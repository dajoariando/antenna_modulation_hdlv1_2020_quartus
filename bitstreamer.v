==> flow/design.v <==
`timescale 1ns / 1ps
module bitstreamer 
#(
	parameter DATALEN = 64,
	parameter CNTLEN = 8,
	parameter CLK_DIV1 = 16,		 
	parameter CLK_DIV2 = 32			 
)
(
	input [DATALEN-1:0]	datain,
	input	[CNTLEN-1:0]	phase_delay,
	input clk,
	input start,
	input rst,
	output reg sysrun,
	output reg outp,
	output reg outn,
	output reg bitout
);
	reg [DATALEN-1:0] datain_reg;
	reg [CNTLEN-1:0] phase_delay_reg;
	reg [CNTLEN-1:0] phase_delay_LOADVAL;
	reg [CNTLEN-1:0] halfclk_LOADVAL;
	reg [CNTLEN-1:0] taildelay_LOADVAL;
	reg [CNTLEN-1:0] datalen_LOADVAL;
	reg [5:0] State;
	localparam [5:0]
		S0 = 6'b000001,
		S1 = 6'b000010,
		S2 = 6'b000100,
		S3 = 6'b001000,
		S4 = 6'b010000,
		S5 = 6'b100000;
	always @(posedge clk, posedge rst)
	begin
		if (rst)
		begin
			State <= S0;
			outp <= 1'b0;
			outn <= 1'b0;
		end
		else
		begin
			case (State)
				S0:  
				begin
					datain_reg <= datain;
					phase_delay_reg <= phase_delay;
					datalen_LOADVAL <= {{1'b1},{(CNTLEN-1){1'b0}}} - DATALEN + 1'b1;
					outp <= 1'b0;
					outn <= 1'b0;
					sysrun <= 1'b0;
					if (start)
						State <= S1;
				end
				S1:  
				begin
					if (datain_reg[0])  
					begin
						phase_delay_LOADVAL <= {{1'b1},{(CNTLEN-1){1'b0}}} - (phase_delay_reg<<1) + 2'd2;
						halfclk_LOADVAL <= {{1'b1},{(CNTLEN-1){1'b0}}} - (CLK_DIV2>>1) + 1'b1;
						taildelay_LOADVAL <= {{1'b1},{(CNTLEN-1){1'b0}}} - (CLK_DIV2>>1) + (phase_delay_reg<<1) + 2'd2;
					end
					else  
					begin
						phase_delay_LOADVAL <= {{1'b1},{(CNTLEN-1){1'b0}}} - phase_delay_reg + 2'd2;
						halfclk_LOADVAL <= {{1'b1},{(CNTLEN-1){1'b0}}} - (CLK_DIV1>>1) + 1'b1;
						taildelay_LOADVAL <= {{1'b1},{(CNTLEN-1){1'b0}}} - (CLK_DIV1>>1) + phase_delay_reg + 2'd2;
					end
					outp <= 1'b1;
					outn <= 1'b0;
					bitout <= datain_reg[0];
					sysrun <= 1'b1;
					State <= S2;
				end
				S2:  
				begin
					phase_delay_LOADVAL <= phase_delay_LOADVAL + 1'b1;
					if (phase_delay_LOADVAL[CNTLEN-1])
						State <= S3;
				end
				S3:  
				begin
					outp <= 1'b0;
					outn <= 1'b1;
					halfclk_LOADVAL <= halfclk_LOADVAL + 1'b1;
					if (halfclk_LOADVAL[CNTLEN-1])
						State <= S4;
				end
				S4:  
				begin
					outp <= 1'b1;
					outn <= 1'b0;
					taildelay_LOADVAL <= taildelay_LOADVAL + 1'b1;
					if (taildelay_LOADVAL[CNTLEN-1])
						State <= S5;
				end
				S5:  
				begin
					datalen_LOADVAL <= datalen_LOADVAL + 1'b1;
					datain_reg <= datain_reg >> 1;
					if (datalen_LOADVAL[CNTLEN-1])
						State <= S0;
					else
						State <= S1;
				end
			endcase
		end
	end
endmodule
# Reports on bitstreamer
# The steps from the RTL of bitstreamer to its reports follow in flow order.
# Lines are those of the file above, counted from 1.
# Cell names lack the library's common part.
# Not given: --
# design
design	bitstreamer
clk_port	clk
cell_library	sky130hd
lib_corner	tt_025C_1v80

# Word level
# Yosys after proc, flatten, opt, wreduce and memory -nomap, before mapping. Memory bits, and registers merged into a memory's read port (data or address), are not among the register bits. Print and check cells are not counted.
# classes
n_eq	10
div	0
shift	0
addsub	12
mux	17
n_logic	1
n_cmp	0
multipliers	0
reduce_and_logical	19
# ops
op	n
64-bit parallel mux with 2-bit select	1
8-bit parallel mux with 2-bit select	4
6-bit parallel mux with 6-bit select	1
8-bit by 1-bit adder with 8-bit output (second input constant)	4
8-bit by 2-bit adder with 8-bit output (second input constant)	4
6-bit two-way mux	4
7-bit by 8-bit adder with 8-bit output (first input constant)	2
8-bit subtractor (first input constant)	2
8-bit two-way mux	2
2-bit AND reduction	7
2-bit nonzero test	7
2-bit inequality test (second input constant)	4
6-bit by 1-bit equality test with 1-bit output (second input constant)	1
6-bit by 2-bit equality test with 1-bit output (second input constant)	1
6-bit by 3-bit equality test with 1-bit output (second input constant)	1
6-bit by 4-bit equality test with 1-bit output (second input constant)	1
6-bit by 5-bit equality test with 1-bit output (second input constant)	1
6-bit equality test (second input constant)	1
6-bit nonzero test	1
1-bit parallel mux with 2-bit select	3
5-bit AND reduction	1
2-bit OR reduction	2
4-bit two-way mux	1
3-bit OR reduction	1
2-bit two-way mux	1
1-bit NOT	1
# bits
rom_bits	0
regBits	114
clocked_rd_ports_x_width	0
out_inout_bits	4
mem_bits_rw	0
inputBits	75
word_cells	70
n_memories	0
latch_bits	0

# Logic depth
# Depth = most cells in a row (Yosys ltp): at word level without a register or memory, in the mapped netlist without a sequential cell, where the memories' decode and read muxes count.
# depth
word_depth	4
abc_area	0
mapped_depth	7
ltp_nobuf	6

# Netlist
# Yosys stat after the flow's synthesis: flattened, memories mapped to cells. It holds for the ABC_AREA given above (unset counts as 0); a run with the other value may have another netlist.
# synth_totals
cells	400
seq_area_um2	3384.5
flip_flops	114
yosys_area_um2	5514.0
n_buf	21
# types
cell	n	area_total_um2
edfxtp_1	106	3.18E+03
mux2_2	63	709.43
dfrtp_1	7	175.168
xor2_1	20	175.168
ha_1	10	125.12
xnor2_1	11	96.342
o21ai_0	17	85.082
nor2_1	22	82.579
nand2_1	20	75.072
mux2i_1	7	70.067
nand3_1	14	70.067
and3_1	8	50.048
a21oi_1	9	45.043
inv_1	10	37.536
nand2b_1	5	31.28
clkbuf_1	8	30.029
dfstp_2	1	26.275
and2_1	4	25.024
# Not listed: further types 34, cells in them 58.

# Path before layout
# Source: OpenSTA report_checks on the synthesized netlist (no wires, ideal clock, input and output delay 20% of the period each), path of least setup slack; recovery checks are left aside. Register names are those of the netlist, which keeps one name where synthesis merged equal registers.
# synth_path
kind	input to register
startpoint	in rst
endpoint	reg datain_reg[0]
setup_ns	0.527
t_first_pin_ns	1.142
path_buffers	0
required_ns	5.183
path_slack_ns	0.543
in_delay_ns	1.142
arrival_time_ns	4.640
delay_ns	4.025
tclk_ns	5.71
path_stages	1
period_less_setup_slack_ns	5.167
# "delay_ns" is the arrival time less input delay plus setup time.
# "path_stages" counts driving pins, that of a launching flip-flop among them; a cell with two outputs on the path counts twice.
# "period_less_setup_slack_ns" is the clock period less the worst setup slack; recovery checks do not enter. This is arithmetic on one report: input and output delays are still those of the set period (20% each).
# The rows between start and end are the longest chain of elaborated cells between them; the timing report does not say that the signal goes this way. Where chains are equally long, one stands for them.
# A line is the first line of the expression or statement that the cell stems from. Yosys adds cells for indexed reads and writes and turns some case tables into memories.
# synth_via
cell_sequence	a21oi_1
elab_chain_cells	2
cone_cells	2
cone_lines	0
classes_between	logic (1); reduce/logical (1)
# synth_rtl
element	line_no	rtl
start, declared	14	input rst,
1-bit NOT	--
2-bit AND reduction	--
end, assigned	47	datain_reg <= datain;
end, assigned	101	datain_reg <= datain_reg >> 1;
end, declared	20	reg [DATALEN-1:0] datain_reg;

# Worst path after layout
# Path of least setup slack in the final report of run 1 (OpenROAD, finished layout, wires in). Where an end is a register, its clock arrival counts in the times.
# layout_path
kind	register to register
startpoint	reg State
endpoint	reg datain_reg[19]
path_stages	5
t_first_pin_ns	0.51
path_slack_ns	3.37
arrival_time_ns	2.87
required_ns	6.24
tclk_ns	6.1
path_buffers	2
setup_ns	0.37
# Where an end lacks its bit number, it is one bit of the signal, or one of the new flip-flops if synthesis recoded a state register.
# At most two assigning lines are given for a register; there are more.
# layout_via
cell_sequence	dfrtp_2 buf_4 inv_1 a21oi_4 buf_4
# layout_rtl
element	line_no	rtl
start, declared	26	reg [5:0] State;
start, assigned	38	State <= S0;
start, assigned	54	State <= S1;
end, assigned	47	datain_reg <= datain;
end, assigned	101	datain_reg <= datain_reg >> 1;
end, declared	20	reg [DATALEN-1:0] datain_reg;
# No chain of elaborated cells between the ends is given.

# Measured data: module bitstreamer, platform sky130hd, 2 stored runs of the flow under differing settings, order arbitrary. Input and output delays are each 20% of the period that was set; the output load is 0.01 pF.
# By "period_less_ws_ns" is meant the clock period of the run minus its worst setup slack. This is arithmetic on one report: input and output delays are still those of the set period (20% each).
# "worst_setup_path_time_ns" = time allowed to the worst setup path (clock period - input delay - output delay, where it has them) - its slack; a late launch clock adds to it, a late capture clock takes from it.
# "fin_power_uw" is the tool's figure for a default switching activity; nothing was simulated.
# Settings: -- = not set for that run.
stored run	period_ns	CORE_UTILIZATION	CAP_MARGIN	CORE_MARGIN	SLEW_MARGIN	SETUP_SLACK_MARGIN	PLACE_DENSITY_LB_ADDON	CELL_PAD_IN_SITES_DETAIL_PLACEMENT	TNS_END_PERCENT	ABC_AREA	GPL_TIMING_DRIVEN	CTS_CLUSTER_SIZE	MIN_ROUTING_LAYER	post_route_util_frac	final_die_area_um2	post_synth_area_um2	worst_setup_path_time_ns	path_kind	fin_power_uw	hold_ws_ns	setup_ws_ns	timing.setup.tns_ns	period_less_ws_ns
run 1	6.1	71	20	2	20	--	--	--	--	--	--	--	--	0.915	8487.0	5514.0	2.73	register to register	2638	0.548	3.372	0.000	2.728
run 2	4.2	34	20	8	30	1.07	0.09	0	95	0	1	93	met2	0.447	20549.2	5514.0	2.19	register to register	3737	0.506	2.013	0.000	2.187
