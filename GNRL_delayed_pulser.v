==> flow/design.v <==
`timescale 1ps / 1ps
module GNRL_delayed_pulser
#(
	parameter DELAY_WIDTH = 32
)(
	input SIG_IN,
	output reg SIG_OUT,
	input [DELAY_WIDTH-1:0] DELAY,
	input CLK,
	input RESET
);
	reg [DELAY_WIDTH-1:0] DELAY_CNT;
	reg [4:0] State;
	localparam [4:0]
		S0 = 5'b00001,
		S1 = 5'b00010,
		S2 = 5'b00100,
		S3 = 5'b01000,
		S4 = 5'b10000;
	initial
	begin
		DELAY_CNT <= {DELAY_WIDTH{1'b0}};
		SIG_OUT <= 1'b0;
		State <= S0;
	end
	always @(posedge CLK, posedge RESET)
	begin
		if (RESET)
		begin
			DELAY_CNT <= {DELAY_WIDTH{1'b0}};
			SIG_OUT <= 1'b0;
			State <= S0;
		end
		else
		begin
			case (State)
				S0 :  
				begin
					DELAY_CNT <= {1'b1,{(DELAY_WIDTH-1){1'b0}}} - DELAY + 1'b1 + 1'b1;  
					if (SIG_IN)
						State <= S1;
				end
				S1 :  
				begin
					DELAY_CNT = DELAY_CNT + 1'b1; 
					if (DELAY_CNT[DELAY_WIDTH-1])
						State <= S2;
				end
				S2 :  
				begin
					SIG_OUT <= 1'b1;
					State <= S3;
				end
				S3 :  
				begin
					SIG_OUT <= 1'b0;
					State <= S4;
				end
				S4 :  
				begin
					if (!SIG_IN)
						State <= S0;
				end
			endcase
		end
	end
endmodule
== Step by step through the tools: GNRL_delayed_pulser ==
Tool output for the design above, in the order of the flow.
Line numbers count from 1 in the design file above.
Cell names lack the library's common part.
The mark n/a stands for no value.
Design
  top module: GNRL_delayed_pulser
  clock port: CLK
  library: sky130hd
  library corner: tt_025C_1v80

== After elaboration ==
Yosys after proc, flatten, opt, wreduce and memory -nomap, before mapping. Memory bits, and registers merged into a memory's read port (data or address), are not among the register bits. Print and check cells are not counted. Equal cells are merged and count once.
Bit counts
  flip-flop bits (word level): 38
  output and inout bits: 1
  elaborated cells: 25
  bits of input ports: 35
Operators by class
  equality and inequality tests: 8
  reductions and logical operators: 4
  mux-type cells: 6
  add/sub/neg operators: 4
Operators with widths (number)
  adder 32 x 1 -> 32 bit with constant B: 3
  parallel mux 32 bit (select 2 bit): 1
  subtractor 32 bit with constant A: 1
  parallel mux 5 bit (select 5 bit): 1
  two-way mux 5 bit: 3
  != test 2 bit with constant B: 3
  == test 5 x 1 -> 1 bit with constant B: 1
  == test 5 x 2 -> 1 bit with constant B: 1
  == test 5 x 3 -> 1 bit with constant B: 1
  == test 5 x 4 -> 1 bit with constant B: 1
  == test 5 bit with constant B: 1
  nonzero test 5 bit: 1
  nonzero test 2 bit: 2
  AND reduction 4 bit: 1
  parallel mux 1 bit (select 2 bit): 1

== Depth ==
Longest topological path by Yosys (ltp), each cell counted once; first at word level (registers and memories cut), then after technology mapping (sequential cells cut; the memories' decode and read muxes count).
Depth
  word-level depth: 4
  ABC_AREA: 0
  mapped depth: 7
  gate-level depth less buffers: 6

== Netlist ==
The flow's flattened synthesis, as Yosys stat reports it; memories are mapped. The netlist is that of the ABC_AREA named above (0 if unset); the other value can give another one.
Cells by type (number)
  dfrtp_1: 37
  xor2_1: 20
  nand2_1: 33
  nor2_1: 29
  nor3_1: 20
  nor4_1: 16
  xnor2_1: 11
  a21oi_1: 17
  nand4_1: 12
  nand3_1: 13
  o211ai_1: 8
  mux2_2: 5
  a211oi_1: 7
  o21ai_0: 9
  or3_1: 7
  clkbuf_1: 10
  inv_1: 10
  a311oi_1: 4
Other cell types: 33; their cells: 61.
Mapped netlist
  cell count: 329
  mapped area: 2750.1 µm²
  buffer cells: 12
  flip-flop cells: 38

== Timing after synthesis ==
Path of least setup slack by OpenSTA after synthesis, without wires, with an ideal clock, recovery checks aside; 20% of the period is set as input and as output delay. Where synthesis merged equal registers, the netlist keeps one of their names.
Timing path after synthesis
  path type: register to register
  start point: reg DELAY_CNT[5]
  end point: reg DELAY_CNT[29]
  path delay: 2.244 ns
  arrival: 2.157 ns
  clock period: 2.87 ns
  stages: 7
  path slack: 0.627 ns
  library setup time: 0.087 ns
  synthesis period reached: 2.243 ns
"path delay" is the arrival time less input delay plus setup time.
"stages": output pins that drive a net of the path, with the launching flip-flop's if there is one; two outputs of one cell count as two.
"synthesis period reached" = period - worst setup slack (recovery checks aside). The figure is calculated, with input and output delays left at 20% of the set period.
The rows between start and end are the longest chain of elaborated cells between them; the timing report does not say that the signal goes this way. Where chains are equally long, one stands for them.
Each line given opens the expression or statement behind the cell; cells for indexed reads and writes are added by Yosys, which also makes memories of some case tables.
A register here has more assigning lines than the two given.
Between the ends, after synthesis
  cells stage by stage: dfrtp_1 -> nand3_2 -> or4_4 -> buf_6 -> or4_4 -> or4_1 -> o211ai_1
  length of the longest elaborated chain: 2
RTL lines, path after synthesis
  start: declaration: line 12  | reg [DELAY_WIDTH-1:0] DELAY_CNT;
  start: assignment: line 39  | DELAY_CNT <= {1'b1,{(DELAY_WIDTH-1){1'b0}}} - DELAY + 1'b1 + 1'b1;
  start: assignment: line 45  | DELAY_CNT = DELAY_CNT + 1'b1;
  adder 32 x 1 -> 32 bit: line 45
  parallel mux 32 bit (select 2 bit): line 36  | case (State)
  end: assignment: line 39
  end: assignment: line 45
  end: declaration: line 12

== Path in the finished layout ==
Path of least setup slack in the final report of run 2 (OpenROAD, finished layout, wires in). Where an end is a register, its clock arrival counts in the times.
Timing path after layout
  path type: input to register
  start point: in DELAY[14]
  end point: reg DELAY_CNT[23]
  clock period: 2.32 ns
  arrival: 2.44 ns
  input delay: 0.46 ns
  stages: 8
  path slack: 0.07 ns
  library setup time: 0.09 ns
The rows between start and end are the longest chain of elaborated cells between them; the timing report does not say that the signal goes this way. Where chains are equally long, one stands for them.
A register here has more assigning lines than the two given.
Between the ends, after layout
  cells stage by stage: clkdlybuf4s50_1 -> nor4_1 -> buf_4 -> nand2_1 -> buf_4 -> nor3_1 -> xor2_1 -> a211oi_1
  length of the longest elaborated chain: 4
RTL lines, path after layout
  start: declaration: line 8  | input [DELAY_WIDTH-1:0] DELAY,
  subtractor 32 bit: line 39  | DELAY_CNT <= {1'b1,{(DELAY_WIDTH-1){1'b0}}} - DELAY + 1'b1 + 1'b1;
  adder 32 x 1 -> 32 bit x2: line 39
  parallel mux 32 bit (select 2 bit): line 36  | case (State)
  end: assignment: line 39
  end: assignment: line 45  | DELAY_CNT = DELAY_CNT + 1'b1;
  end: declaration: line 12  | reg [DELAY_WIDTH-1:0] DELAY_CNT;

Module GNRL_delayed_pulser, platform sky130hd: 2 stored runs of the flow (Yosys, OpenROAD) with differing settings, in no particular order. Input and output delays are each 20% of the period that was set; the output load is 0.01 pF.
"achieved clock period (ns)" = clock period - worst setup slack. The figure is calculated, with input and output delays left at 20% of the set period.
"finish__power__total" is the tool's figure for a default switching activity; nothing was simulated.

settings of run 1
{
  "period_ns": 2.37,
  "CORE_UTILIZATION": 71,
  "SETUP_SLACK_MARGIN": -0.12,
  "PLACE_DENSITY_LB_ADDON": 0.03,
  "CORE_MARGIN": 8,
  "CTS_CLUSTER_DIAMETER": 376,
  "CAP_MARGIN": 5,
  "SLEW_MARGIN": 20,
  "MIN_ROUTING_LAYER": "met1"
}
report of run 1: did not finish, route, DPL-0038

settings of run 2
{
  "period_ns": 2.32,
  "CORE_UTILIZATION": 41,
  "CAP_MARGIN": 20,
  "CORE_MARGIN": 2,
  "SLEW_MARGIN": 20
}
report of run 2
yosys chip area after synthesis (um^2): 2750.1
finish__design__die__area: 7378.8
finish__design__instance__area__stdcell: 3717.3
finish__design__instance__utilization: 0.5788
finish__timing__setup__ws: 0.070
finish__timing__setup__tns: 0.000
finish__timing__hold__ws: 0.540
finish__power__total: 3.365e-03
achieved clock period (ns): 2.250
